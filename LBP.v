==> flow/design.v <==
`timescale 1ns/10ps
module LBP ( clk, reset, gray_addr, gray_req, gray_ready, gray_data, lbp_addr, lbp_valid, lbp_data, finish);
input   		clk;
input   		reset;
output  [13:0] 	gray_addr;
output         	gray_req;
input   		gray_ready;
input   [7:0] 	gray_data;
output  [13:0] 	lbp_addr;
output  		lbp_valid;
output  [7:0] 	lbp_data;
output  		finish;
reg [13:0] 	gray_addr;
reg 		gray_req;
reg [13:0] 	lbp_addr, nxt_lbp_addr;
reg 		lbp_valid;
reg [7:0] 	lbp_data, nxt_lbp_data;
reg 		finish;
reg [7:0] g_c, g_p1, g_p2, g_p3, g_p4, g_p5, g_p6, g_p7, g_p8;
reg [1:0] state, nxt_state;
reg [3:0] entries_filled;
always@(posedge clk or posedge reset) begin
	if(reset)
		state <= 2'd0;
	else
		state <= nxt_state;
end
always@(*) begin
	case(state) 
		2'd0: begin
			if(entries_filled == 4'd8)
					nxt_state = 2'd1;
			else
				nxt_state = 2'd0;
		end
		2'd1: begin
			nxt_state = 2'd2;
		end
		2'd2: begin
			nxt_state = 2'd0;
		end
		2'd3: begin
			nxt_state = 2'd3;
		end
		default: nxt_state = 2'd3;
	endcase
end
always@(posedge clk or posedge reset) begin
	if(reset) begin
		gray_req <= 1'b0;
	end
	else begin
		if(gray_ready) begin
			gray_req <= 1'b1;
		end	
		else begin
			gray_req <= 1'b0;
		end	
	end
end
always@(posedge clk or posedge reset) begin
	if(reset) begin
		entries_filled <= 4'd0;
	end
	else if(gray_ready) begin
		if(entries_filled == 4'd8) begin
			if(gray_addr[6] & gray_addr[5] & gray_addr[4] & gray_addr[3] & gray_addr[2] & gray_addr[1] & gray_addr[0])
				entries_filled <= 4'd0;
			else
				entries_filled <= 4'd6;
		end
		else begin
			entries_filled <= entries_filled + 4'd1;
		end	
	end 
	else begin
		entries_filled <= entries_filled;		
	end
end
always@(posedge clk or posedge reset) begin
	if(reset) begin
		gray_addr <= 14'd129;
	end
	else if(gray_ready) begin
		if(entries_filled == 4'd0) begin
			if(gray_addr[6] & gray_addr[5] & gray_addr[4] & gray_addr[3] & gray_addr[2] & gray_addr[1] & gray_addr[0]) begin
				gray_addr <= gray_addr - 14'd127;
			end
			else
				gray_addr <= gray_addr - 14'd129;
		end
		else if(entries_filled == 4'd1) begin
			gray_addr <= gray_addr + 14'd256;
		end
		else if(entries_filled == 4'd2) begin
			gray_addr <= gray_addr - 14'd128;
		end
		else if(entries_filled == 4'd3) begin
			gray_addr <= gray_addr - 14'd127;
		end
		else if(entries_filled == 4'd4) begin
			gray_addr <= gray_addr + 14'd256;
		end
		else if(entries_filled == 4'd5) begin
			gray_addr <= gray_addr - 14'd128;
		end
		else if(entries_filled == 4'd6) begin
			gray_addr <= gray_addr - 14'd127;
		end
		else if(entries_filled == 4'd7) begin
			gray_addr <= gray_addr + 14'd256;
		end
		else if(entries_filled == 4'd8) begin
			gray_addr <= gray_addr - 14'd128;
		end
	end
	else begin
		gray_addr <= gray_addr;
	end
end
always@(posedge clk or posedge reset) begin
	if(reset) begin
		lbp_addr <= 14'd129;
	end
	else begin
		lbp_addr <= nxt_lbp_addr;
	end
end
always@(*) begin
	if(lbp_valid) begin
		if(lbp_addr[6] & lbp_addr[5] & lbp_addr[4] & lbp_addr[3] & lbp_addr[2] & lbp_addr[1]) begin
			nxt_lbp_addr = lbp_addr + 3;
		end
		else begin
			nxt_lbp_addr = lbp_addr + 1;
		end
	end
	else begin
		nxt_lbp_addr = lbp_addr;
	end	
end
always@(posedge clk or posedge reset) begin
	if(reset) begin
		lbp_valid <= 1'b0;
	end
	else if(state == 2'd2) begin
		lbp_valid <= 1'b1;
	end
	else begin
		lbp_valid <= 1'b0;
	end
end
always@(posedge clk or posedge reset) begin
	if(reset) begin
		finish <= 1'b0;
	end
	else begin
		if(lbp_addr == 16254)
			finish <= 1'd1;
		else
			finish <= 1'd0;
	end
end
always@(posedge clk or posedge reset) begin
	if(reset) begin
		lbp_data <= 8'd0;
	end
	else begin
		lbp_data <= nxt_lbp_data;
	end
end
always@(posedge clk or posedge reset) begin
	if(reset) begin
		g_c  <= 8'd0;
		g_p1 <= 8'd0;
		g_p2 <= 8'd0;
		g_p3 <= 8'd0;
		g_p4 <= 8'd0;
		g_p5 <= 8'd0;
		g_p6 <= 8'd0;
		g_p7 <= 8'd0;
		g_p8 <= 8'd0;
	end
	else begin
		g_c  <= g_p3;	
		g_p1 <= g_p6;
		g_p2 <= g_p7;
		g_p3 <= g_p8;
		g_p4 <= g_p2;
		g_p5 <= gray_data;
		g_p6 <= g_p4;		
		g_p7 <= g_c;
		g_p8 <= g_p5;
	end
end
always@(*)begin
	if(g_p1 < g_c)begin
		nxt_lbp_data[0]  = 1'b0;
	end
	else begin
		nxt_lbp_data[0]  = 1'b1;
	end
	if(g_p2 < g_c)begin
		nxt_lbp_data[1]  = 1'b0;
	end
	else begin
		nxt_lbp_data[1]  = 1'b1;
	end
	if(g_p3 < g_c)begin
		nxt_lbp_data[2]  = 1'b0;
	end
	else begin
		nxt_lbp_data[2]  = 1'b1;
	end
	if(g_p4 < g_c)begin
		nxt_lbp_data[3]  = 1'b0;
	end
	else begin
		nxt_lbp_data[3]  = 1'b1;
	end
	if(g_p5 < g_c)begin
		nxt_lbp_data[4]  = 1'b0;
	end
	else begin
		nxt_lbp_data[4]  = 1'b1;
	end
	if(g_p6 < g_c)begin
		nxt_lbp_data[5]  = 1'b0;
	end
	else begin
		nxt_lbp_data[5]  = 1'b1;
	end
	if(g_p7 < g_c)begin
		nxt_lbp_data[6]  = 1'b0;
	end
	else begin
		nxt_lbp_data[6]  = 1'b1;
	end
	if(g_p8 < g_c)begin
		nxt_lbp_data[7]  = 1'b0;
	end
	else begin
	nxt_lbp_data[7]  = 1'b1;
	end
end
endmodule
[Reports on LBP]
Tool output for the design above, in the order of the flow.
Line numbers count from 1 in the design file above.
Operators: Yosys type, input widths -> output width; for muxes data width and select width s.
Library cell names are shortened.
A cell with -- has no value.
Set-up
  top module: LBP
  clock port: clk
  standard-cell library: sky130hd
  library corner: tt_025C_1v80

[Elaborated design]
Counts by Yosys on the flattened word-level netlist (proc, flatten, opt, wreduce; memories kept). Register bits leave out memories and registers merged into their read ports (data or address). Print and check cells are left out. Cells with the same type and inputs are merged into one.
Word-level totals
  output and inout port bits: 39
  input port bits: 11
  elaborated cells: 85
  register bits after elaboration: 117
Operators by class
  reduce/logical cells: 4
  eq/ne operators: 12
  $lt $le $gt $ge: 8
  bitwise operators: 11
  add/subtract/negate cells: 7
  mux-type cells: 26
Operator list (count)
  $mux 14: 11
  $lt 8x8->1: 8
  $sub 14x8->14 const B: 2
  $eq 4x3->1 const B: 4
  $add 14x1->14 const B: 1
  $eq 14x14->1 const B: 1
  $add 14x2->14 const B: 1
  $sub 14x7->14 const B: 1
  $add 14x9->14 const B: 1
  $mux 1: 12
  $and 1x1->1: 11
  $reduce_bool 9->1: 1
  $eq 4x2->1 const B: 2
  $pmux 2 s4: 1
  $eq 2x2->1 const B: 2
  $add 4x1->4 const B: 1
  $eq 4x1->1 const B: 1
  $eq 4x4->1 const B: 1
  $logic_not 4->1: 1
  $mux 4: 1
  $mux 3: 1
  $eq 2x1->1 const B: 1
  $logic_not 2->1: 1
  $reduce_and 2->1: 1

[Longest topological paths]
Longest topological path by Yosys (ltp), each cell counted once; first at word level (registers and memories cut), then after technology mapping (sequential cells cut; the memories' decode and read muxes count).
Logic depth
  depth in word-level cells: 10
  ABC_AREA: 0
  depth in mapped cells: 10
  mapped depth without buffers: 9

[Mapped cells and area]
Source: synth_stat.txt of the flow (Yosys; design flattened, memories mapped). It holds for the ABC_AREA given above (unset counts as 0); a run with the other value may have another netlist.
Cells by type
  dfrtp_1: count 113, total area 2.83E+03 um^2
  ha_1: count 69, total area 863.328 um^2
  a21oi_1: count 47, total area 235.226 um^2
  nand2_1: count 43, total area 161.405 um^2
  a21o_1: count 19, total area 142.637 um^2
  xnor2_1: count 16, total area 140.134 um^2
  dfstp_2: count 5, total area 131.376 um^2
  o21ai_0: count 25, total area 125.12 um^2
  nand3_1: count 22, total area 110.106 um^2
  nand2b_1: count 16, total area 100.096 um^2
  nor2_1: count 26, total area 97.594 um^2
  o21a_1: count 13, total area 97.594 um^2
  inv_1: count 25, total area 93.84 um^2
  a211o_1: count 9, total area 78.826 um^2
  xor2_1: count 8, total area 70.067 um^2
  nor3_1: count 12, total area 60.058 um^2
  clkbuf_1: count 15, total area 56.304 um^2
  and3_1: count 8, total area 50.048 um^2
Not listed: further types 52, cells in them 103.
Mapped netlist
  area of sequential cells: 2959.1 um^2
  flip-flop cells: 118
  cells in the netlist: 594
  chip area (Yosys): 6263.5 um^2
  buffer cells: 25

[Worst setup path after synthesis]
OpenSTA on the mapped netlist: ideal clock, no wires. The path of least setup slack (recovery checks aside). Input and output delay are each 20% of the period. Register names are those of the netlist, which keeps one name where synthesis merged equal registers.
Path post-synthesis
  kind: register -> register
  start: register gray_addr[8]
  end: register gray_addr[10]
  setup time: 137 ps
  stages: 9
  period: 2310 ps
  arrival: 2270 ps
  data required time: 2173 ps
  path buffers: 1
  setup slack: -97 ps
  path delay: 2407 ps
  time at the first pin: 0 ps
  period reached after synthesis: 2407 ps
"path delay" is the arrival time less input delay plus setup time.
"stages": output pins that drive a net of the path, with the launching flip-flop's if there is one; two outputs of one cell count as two.
"period reached after synthesis" = period - worst setup slack (recovery checks aside). The figure is calculated, with input and output delays left at 20% of the set period.
The rows between start and end are the longest chain of elaborated cells between them; the timing report does not say that the signal goes this way. Where chains are equally long, one stands for them.
A line is the first line of the expression or statement that the cell stems from. Yosys adds cells for indexed reads and writes and turns some case tables into memories.
At most two assigning lines are given for a register; there are more.
On the way, post-synthesis
  cell sequence: dfrtp_1 -> clkbuf_1 -> inv_1 -> ha_1 -> a21boi_2 -> o21ai_2 -> o2bb2a_1 -> a2111oi_0 -> o41ai_1
  length of the longest elaborated chain: 10
  elaborated cells on any way between the ends: 14
  classes of those cells: add/sub: 4; mux: 10
RTL lines, path post-synthesis
  from (decl): RTL line 5  | output [13:0] gray_addr;
  from (assign): RTL line 87  | gray_addr <= gray_addr - 14'd127;
  from (assign): RTL line 90  | gray_addr <= gray_addr - 14'd129;
  $sub 14x8->14: RTL line 114  | gray_addr <= gray_addr - 14'd128;
  $mux 14: RTL line 113  | else if(entries_filled == 4'd8) begin
  $mux 14: RTL line 110  | else if(entries_filled == 4'd7) begin
  $mux 14: RTL line 107  | else if(entries_filled == 4'd6) begin
  $mux 14: RTL line 104  | else if(entries_filled == 4'd5) begin
  $mux 14: RTL line 101  | else if(entries_filled == 4'd4) begin
  $mux 14: RTL line 98  | else if(entries_filled == 4'd3) begin
  $mux 14: RTL line 95  | else if(entries_filled == 4'd2) begin
  $mux 14: RTL line 92  | else if(entries_filled == 4'd1) begin
  $mux 14: RTL line 85  | if(entries_filled == 4'd0) begin
  to (assign): RTL line 87
  to (assign): RTL line 90
  to (decl): RTL line 5

[Path in the finished layout]
Path of least setup slack in the final report of job 1 (OpenROAD, finished layout, wires in). Where an end is a register, its clock arrival counts in the times.
The path's times are printed in steps of 10 ps; the period is the one set.
Path post-layout
  kind: register -> register
  start: register entries_filled[0]
  end: register gray_addr[13]
  setup time: 120 ps
  time at the first pin: 410 ps
  setup slack: 110 ps
  period: 2290 ps
  path buffers: 1
  data required time: 2580 ps
  stages: 9
  arrival: 2470 ps
The rows between start and end are the longest chain of elaborated cells between them; the timing report does not say that the signal goes this way. Where chains are equally long, one stands for them.
At most two assigning lines are given for a register; there are more.
On the way, post-layout
  cell sequence: dfrtp_1 -> ha_2 -> or3b_1 -> a211oi_4 -> buf_6 -> nand4_1 -> a31o_1 -> o2111ai_1 -> nand3_1
  length of the longest elaborated chain: 10
  elaborated cells on any way between the ends: 20
  classes of those cells: eq/ne: 8; mux: 9; reduce/logical: 3
RTL lines, path post-layout
  from (decl): RTL line 21  | reg [3:0] entries_filled;
  from (assign): RTL line 73  | entries_filled <= entries_filled + 4'd1;
  from (assign): RTL line 77  | entries_filled <= entries_filled;
  $eq 4x4->1: RTL line 113  | else if(entries_filled == 4'd8) begin
  $mux 14: RTL line 113
  $mux 14: RTL line 110  | else if(entries_filled == 4'd7) begin
  $mux 14: RTL line 107  | else if(entries_filled == 4'd6) begin
  $mux 14: RTL line 104  | else if(entries_filled == 4'd5) begin
  $mux 14: RTL line 101  | else if(entries_filled == 4'd4) begin
  $mux 14: RTL line 98  | else if(entries_filled == 4'd3) begin
  $mux 14: RTL line 95  | else if(entries_filled == 4'd2) begin
  $mux 14: RTL line 92  | else if(entries_filled == 4'd1) begin
  $mux 14: RTL line 85  | if(entries_filled == 4'd0) begin
  to (assign): RTL line 87  | gray_addr <= gray_addr - 14'd127;
  to (assign): RTL line 90  | gray_addr <= gray_addr - 14'd129;
  to (decl): RTL line 5  | output [13:0] gray_addr;

FLOW RESULTS
============

2 stored runs of LBP in the flow (synthesis by Yosys, layout by OpenROAD, sky130hd cells), in arbitrary order. Constraints: input delay and output delay 20% of the set period each, output load 0.01 pF.
"clock period achieved": clock period set for the run, less the worst setup slack. It is reckoned from that one timing run; input and output delays stay at 20% of the period that was set.
By "worst path time" is meant the share of the clock period that the worst setup path is allowed (20% is reserved at inputs, 20% at outputs), minus its slack. Clock arrival times at its registers enter into it.
"total power of the final layout" rests on the timing tool's default activity at the inputs, not on a simulated workload.
"worst path time" is known to 10 ps.

==> job 1: settings <==
{ "period_ns": 2.29, "CAP_MARGIN": 20, "CORE_MARGIN": 2, "CORE_UTILIZATION": 40, "SLEW_MARGIN": 20 }
==> job 1: results <==
clock period achieved: 2,184 ps
summed negative setup slack: 0 ps
post-synthesis cell area: 6,263.5 um^2
worst path time: 2,180 ps
kind of the worst setup path: register -> register
total power of the final layout: 0.008227 W
worst setup slack after layout: 106 ps
overall die area: 16,675.8 um^2
standard-cell area after routing: 7,938.9 um^2

==> job 2: settings <==
{ "period_ns": 4.29, "CORE_UTILIZATION": 35, "SETUP_SLACK_MARGIN": -0.04, "PLACE_DENSITY_LB_ADDON": 0.06, "CORE_ASPECT_RATIO": 0.63, "CELL_PAD_IN_SITES_GLOBAL_PLACEMENT": 2, "CELL_PAD_IN_SITES_DETAIL_PLACEMENT": 0, "ABC_AREA": 1, "GPL_TIMING_DRIVEN": 1, "CTS_CLUSTER_SIZE": 28, "CAP_MARGIN": 0, "SLEW_MARGIN": 40, "CORE_MARGIN": 2 }
==> job 2: results <==
clock period achieved: 2,578 ps
summed negative setup slack: 0 ps
post-synthesis cell area: 6,089.6 um^2
worst path time: 1,720 ps
kind of the worst setup path: register -> output
total power of the final layout: 0.004382 W
worst setup slack after layout: 1,712 ps
overall die area: 18,498.3 um^2
standard-cell area after routing: 7,443.4 um^2
